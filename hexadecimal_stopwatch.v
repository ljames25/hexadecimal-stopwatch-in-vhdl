==> flow/design.v <==
module hexadecimal_stopwatch (clock, pause, reset, seven_segment_0, seven_segment_1, seven_segment_2, seven_segment_3);
input clock, pause, reset;
output reg [6:0]seven_segment_0;
output reg [6:0]seven_segment_1;
output reg [6:0]seven_segment_2;
output reg [6:0]seven_segment_3;
reg [3:0] seven_segment_register_0;
reg [3:0] seven_segment_register_1;
reg [3:0] seven_segment_register_2;
reg [3:0] seven_segment_register_3;
reg [32:0] clock_counter;
localparam clock_cycle = 50000000;
localparam	H0 = 7'b1000000,
			H1 = 7'b1111001,
			H2 = 7'b0100100,
			H3 = 7'b0110000,
			H4 = 7'b1001100,
			H5 = 7'b0100100,
			H6 = 7'b0100000,
			H7 = 7'b0001111,
			H8 = 7'b0000000,
			H9 = 7'b0000100,
			HA = 7'b0001000,
			HB = 7'b1100000,
			HC = 7'b0110001,
			HD = 7'b1000010,
			HE = 7'b0110000,
			HF = 7'b0111000;
localparam	S0 = 4'b0000,
			S1 = 4'b0001,
			S2 = 4'b0010,
			S3 = 4'b0011,
			S4 = 4'b0100,
			S5 = 4'b0101,
			S6 = 4'b0110,
			S7 = 4'b0111,
			S8 = 4'b1000,
			S9 = 4'b1001,
			SA = 4'b1010,
			SB = 4'b1011,
			SC = 4'b1100,
			SD = 4'b1101,
			SE = 4'b1110,
			SF = 4'b1111;
always @ (*) begin
	case (seven_segment_register_0)
		S0: seven_segment_0 <= H0;
		S1: seven_segment_0 <= H1;
		S2: seven_segment_0 <= H2;
		S3: seven_segment_0 <= H3;
		S4: seven_segment_0 <= H4;
		S5: seven_segment_0 <= H5;
		S6: seven_segment_0 <= H6;
		S7: seven_segment_0 <= H7;
		S8: seven_segment_0 <= H8;
		S9: seven_segment_0 <= H9;
		SA: seven_segment_0 <= HA;
		SB: seven_segment_0 <= HB; 
		SC: seven_segment_0 <= HC;
		SD: seven_segment_0 <= HD;
		SE: seven_segment_0 <= HE; 
		SF: seven_segment_0 <= HF; 
		default: seven_segment_0 <= H0;
	endcase
	case (seven_segment_register_1)
		S0: seven_segment_1 <= H0;
		S1: seven_segment_1 <= H1;
		S2: seven_segment_1 <= H2;
		S3: seven_segment_1 <= H3;
		S4: seven_segment_1 <= H4;
		S5: seven_segment_1 <= H5;
		S6: seven_segment_1 <= H6;
		S7: seven_segment_1 <= H7;
		S8: seven_segment_1 <= H8;
		S9: seven_segment_1 <= H9;
		SA: seven_segment_1 <= HA;
		SB: seven_segment_1 <= HB; 
		SC: seven_segment_1 <= HC;
		SD: seven_segment_1 <= HD;
		SE: seven_segment_1 <= HE; 
		SF: seven_segment_1 <= HF; 
		default: seven_segment_1 <= H0;
	endcase
	case (seven_segment_register_2)
		S0: seven_segment_2 <= H0;
		S1: seven_segment_2 <= H1;
		S2: seven_segment_2 <= H2;
		S3: seven_segment_2 <= H3;
		S4: seven_segment_2 <= H4;
		S5: seven_segment_2 <= H5;
		S6: seven_segment_2 <= H6;
		S7: seven_segment_2 <= H7;
		S8: seven_segment_2 <= H8;
		S9: seven_segment_2 <= H9;
		SA: seven_segment_2 <= HA;
		SB: seven_segment_2 <= HB; 
		SC: seven_segment_2 <= HC;
		SD: seven_segment_2 <= HD;
		SE: seven_segment_2 <= HE; 
		SF: seven_segment_2 <= HF; 
		default: seven_segment_2 <= H0;
	endcase
	case (seven_segment_register_3)
		S0: seven_segment_3 <= H0;
		S1: seven_segment_3 <= H1;
		S2: seven_segment_3 <= H2;
		S3: seven_segment_3 <= H3;
		S4: seven_segment_3 <= H4;
		S5: seven_segment_3 <= H5;
		S6: seven_segment_3 <= H6;
		S7: seven_segment_3 <= H7;
		S8: seven_segment_3 <= H8;
		S9: seven_segment_3 <= H9;
		SA: seven_segment_3 <= HA;
		SB: seven_segment_3 <= HB; 
		SC: seven_segment_3 <= HC;
		SD: seven_segment_3 <= HD;
		SE: seven_segment_3 <= HE; 
		SF: seven_segment_3 <= HF; 
		default: seven_segment_3 <= H0;
	endcase
end
always @ (posedge clock) begin
	if (reset == 1) begin
		clock_counter <= 0;
		seven_segment_register_0 <= S0; 
		seven_segment_register_1 <= S0;
		seven_segment_register_2 <= S0;
		seven_segment_register_3 <= S0;
	end else if (pause == 1) begin
		clock_counter <= 0;
		seven_segment_register_0 <= seven_segment_register_0; 
		seven_segment_register_1 <= seven_segment_register_1;
		seven_segment_register_2 <= seven_segment_register_2;
		seven_segment_register_3 <= seven_segment_register_3;
	end else begin
		clock_counter <= clock_counter + 1;
		if (clock_counter == clock_cycle) begin 
			if (seven_segment_register_0 == SF) begin
				seven_segment_register_0 <= 0;
				seven_segment_register_1 <= seven_segment_register_1 + 1;
				clock_counter <= 0;
			end else begin
				seven_segment_register_0 <= seven_segment_register_0 + 1;
				clock_counter <= 0;
			end
			if (seven_segment_register_1 == SF) begin
				seven_segment_register_0 <= 0;
				seven_segment_register_1 <= 0;
				seven_segment_register_2 <= seven_segment_register_2 + 1;
				clock_counter <= 0;
			end
			if (seven_segment_register_2 == SF) begin
				seven_segment_register_0 <= 0;
				seven_segment_register_1 <= 0;
				seven_segment_register_2 <= 0;
				seven_segment_register_3 <= seven_segment_register_3 + 1;
				clock_counter <= 0;
			end
			if (seven_segment_register_3 == SF) begin
				seven_segment_register_0 <= SF;
				seven_segment_register_1 <= SF;
				seven_segment_register_2 <= SF;
				seven_segment_register_3 <= SF;
				clock_counter <= 0;
			end
		end
	end
end
endmodule
* Tool chain data of hexadecimal_stopwatch
Tool output for the design above, in the order of the flow.
Line numbers count from 1 in the design file above.
Library cell names are shortened.
The mark - stands for no value.
- Top :: hexadecimal_stopwatch
- Clock input :: clock
- Library :: sky130hd
- Corner :: tt_025C_1v80

* Word-level counts
Counts by Yosys on the flattened word-level netlist (proc, flatten, opt, wreduce; memories kept). Print and check cells are left out. Cells with the same type and inputs are merged into one.
Yosys's memory passes give these memory sizes; they may raise the number of words (mostly to a power of two), join words into wider ones and drop unused or constant bits.
- Flip-flop bits (word level) :: 49
- Bits in latches :: 0
- RAM bits :: 0
- Memory bits (read-only) :: 448
- Word width x clocked read ports :: 28
- Memories kept :: 4
- Input bits :: 3
- Output and inout port bits :: 28
- Elaborated cells :: 49
- $add $sub $neg :: 5
- Multipliers :: 0
- Divide/modulo/power cells :: 0
- $lt $le $gt $ge :: 0
- Eq/ne operators :: 5
- Shift-type cells :: 0
- Muxes and demuxes :: 21
- Bitwise gates (word level) :: 1
- Reduce/logical cells :: 8
** Memory list
- (no name shown) :: depth 16, bits a word 7, read ports 1, write ports 0, line 46 : case (seven_segment_register_0)
- (no name shown) :: depth 16, bits a word 7, read ports 1, write ports 0, line 65 : case (seven_segment_register_1)
- (no name shown) :: depth 16, bits a word 7, read ports 1, write ports 0, line 84 : case (seven_segment_register_2)
- (no name shown) :: depth 16, bits a word 7, read ports 1, write ports 0, line 103 : case (seven_segment_register_3)
** Operators by type and width (count)
- 4-bit 2-to-1 mux :: 21
- 33-bit by 1-bit adder with 33-bit output with constant B :: 1
- 33-bit by 26-bit == test with 1-bit output with constant B :: 1
- 4-bit by 1-bit adder with 4-bit output with constant B :: 4
- 4-bit == test with constant B :: 4
- 3-bit AND reduction :: 3
- 4-bit nonzero test :: 1
- 3-bit nonzero test :: 1
- 3-bit OR reduction :: 1
- 2-bit AND reduction :: 1
- 2-bit nonzero test :: 1
- 1-bit inverter :: 1

* Logic depth
Yosys ltp: most cells in a row. Word level: on the elaborated netlist, between registers, memories and ports. Mapped: between sequential cells and ports; inverters and the memories' decode and read muxes count.
- Word-level depth :: 7
- ABC_AREA :: 0
- Gate-level depth with buffers :: 13
- Depth with buffers taken out :: 12

* After synthesis
The flow's flattened synthesis, as Yosys stat reports it; memories are mapped. The netlist is that of the ABC_AREA named above (0 if unset); the other value can give another one.
The area totals of this step are shown rounded.
- Cells in the netlist :: 473
- Synthesis area :: 0.00423 mm²
- Area of sequential cells :: 0.00154 mm²
- Mapped flip-flops :: 77
- Buffer cells :: 17
** Cells by type
- dfxtp_1 :: count 77, area in all 1.54E+03 µm²
- ha_1 :: count 30, area in all 375.36 µm²
- mux2i_1 :: count 33, area in all 330.317 µm²
- nor2_1 :: count 53, area in all 198.941 µm²
- xnor2_1 :: count 14, area in all 122.618 µm²
- nand2_1 :: count 32, area in all 120.115 µm²
- xor2_1 :: count 13, area in all 113.859 µm²
- nand3_1 :: count 21, area in all 105.101 µm²
- o21ai_0 :: count 21, area in all 105.101 µm²
- a21oi_1 :: count 20, area in all 100.096 µm²
- inv_1 :: count 22, area in all 82.579 µm²
- and3_1 :: count 10, area in all 62.56 µm²
- nand4_1 :: count 10, area in all 62.56 µm²
- nor3_1 :: count 8, area in all 40.038 µm²
- or3_1 :: count 6, area in all 37.536 µm²
- clkbuf_1 :: count 9, area in all 33.782 µm²
- mux2_2 :: count 3, area in all 33.782 µm²
- nand2b_1 :: count 5, area in all 31.28 µm²
Not listed: further types 50, cells in them 86.

* Path before layout
OpenSTA on the mapped netlist: ideal clock, no wires. The path of least setup slack (recovery checks aside). Input and output delay are each 20% of the period. Register names are those of the netlist, which keeps one name where synthesis merged equal registers.
- Kind :: input port to flip-flop
- From :: input pause
- To :: register (no name shown)
- Clock period :: 4.55 ns
- Arrival :: 2.858 ns
- Data required time :: 4.459 ns
- Slack :: 1.601 ns
- Delay of the path :: 2.039 ns
- Driving pins on the path :: 8
- Synthesis period reached :: 2.949 ns
"delay of the path" = arrival - input delay + setup time.
"driving pins on the path" counts driving pins, that of a launching flip-flop among them; a cell with two outputs on the path counts twice.
"synthesis period reached" is the clock period less the worst setup slack; recovery checks do not enter. This is arithmetic on one report: input and output delays are still those of the set period (20% each).
Between the ends stands the longest chain of elaborated cells between them, by number of cells; it is not shown to be the way that was timed. Of several equally long chains one is given.
Each line given opens the expression or statement behind the cell; cells for indexed reads and writes are added by Yosys, which also makes memories of some case tables.
- Cells stage by stage :: nor4_4 > o2111ai_1 > nor2b_1 > nor3_1 > inv_1 > ha_1 > o221a_1 > a311oi_1
- Cells in the longest elaborated chain :: 4
- Elaborated cells on any way between the ends :: 4
- Classes of those cells :: mux (2); logic (1); reduce/logical (1)
** RTL lines, path post-synthesis
- start: declaration :: line 2 : input clock, pause, reset;
- 1-bit inverter
- 3-bit AND reduction
- 4-bit 2-to-1 mux x2

* Path in the finished layout
Path of least setup slack in the final report of stored run 1 (OpenROAD, finished layout, wires in). Where an end is a register, its clock arrival counts in the times.
- Kind :: flip-flop to flip-flop
- From :: register clock_counter[8]
- To :: register (no name shown)
- Clock period :: 2.92 ns
- Arrival :: 3.02 ns
- Data required time :: 3.16 ns
- Slack :: 0.14 ns
- Driving pins on the path :: 11
Between the ends stands the longest chain of elaborated cells between them, by number of cells; it is not shown to be the way that was timed. Of several equally long chains one is given.
At most two assigning lines are given for a register; there are more.
- Cells stage by stage :: dfxtp_2 > or4b_4 > nor4_4 > and3_4 > buf_4 > a41o_1 > nor2_2 > inv_2 > ha_4 > mux2i_1 > a211o_1
- Cells in the longest elaborated chain :: 4
- Elaborated cells on any way between the ends :: 4
- Classes of those cells :: eq/ne (1); mux (2); reduce/logical (1)
** RTL lines, path after layout
- start: declaration :: line 11 : reg [32:0] clock_counter;
- start: assignment :: line 125 : clock_counter <= 0;
- start: assignment :: line 137 : clock_counter <= clock_counter + 1;
- 33-bit by 26-bit == test with 1-bit output :: line 138 : if (clock_counter == clock_cycle) begin
- 3-bit AND reduction
- 4-bit 2-to-1 mux x2

Wiki page: hexadecimal_stopwatch / flow data

hexadecimal_stopwatch through Yosys and OpenROAD on sky130hd: 2 stored runs, unordered, with their settings and measured results. The constraints put input and output delay at 20% of the set period each and load the outputs with 0.01 pF.
"clock period achieved" = clock period - worst setup slack. The figure is calculated, with input and output delays left at 20% of the set period.
"critical path time" is the time allowed to the run's worst setup path (the clock period less input and output delay, where it has them) less its slack. Clock arrival times count: a late capture clock shortens it, a late launch clock lengthens it.
"power consumption": no workload was simulated; the value follows from the tool's default switching activity.
Measured values are rounded.

** Stored run 1
- Settings :: period_ns=2.92; CORE_UTILIZATION=49; SETUP_SLACK_MARGIN=0.1; CELL_PAD_IN_SITES_GLOBAL_PLACEMENT=2; CELL_PAD_IN_SITES_DETAIL_PLACEMENT=1; CTS_CLUSTER_SIZE=46; CAP_MARGIN=10; CORE_MARGIN=2; SLEW_MARGIN=20
- Utilization after layout :: 65.1 %
- Clock period achieved :: 2.780 ns
- Die footprint :: 0.00939 mm²
- Critical path time :: 2.78 ns
- Kind of the worst setup path :: flip-flop to flip-flop
- Mapped cell area after synthesis :: 0.00423 mm²
- Sum of negative setup slack :: 0.000 ns
- Power consumption :: 0.00195 W
- Lowest hold slack :: 0.470 ns
- Worst setup slack after layout :: 0.140 ns
- Standard-cell area after routing :: 0.0054 mm²

** Stored run 2
- Settings :: period_ns=1.8; CORE_UTILIZATION=57; SETUP_SLACK_MARGIN=-0.08; CELL_PAD_IN_SITES_DETAIL_PLACEMENT=0; ABC_AREA=0; GPL_TIMING_DRIVEN=0; CTS_CLUSTER_DIAMETER=184; CAP_MARGIN=30; SLEW_MARGIN=15; CORE_MARGIN=2
- Power consumption :: 0.00323 W
- Clock period achieved :: 2.795 ns
- Utilization after layout :: 83.8 %
- Critical path time :: 2.80 ns
- Kind of the worst setup path :: flip-flop to flip-flop
- Lowest hold slack :: 0.477 ns
- Standard-cell area after routing :: 0.00605 mm²
- Mapped cell area after synthesis :: 0.00423 mm²
- Worst setup slack after layout :: -0.995 ns
- Sum of negative setup slack :: -35.1 ns
- Die footprint :: 0.00813 mm²
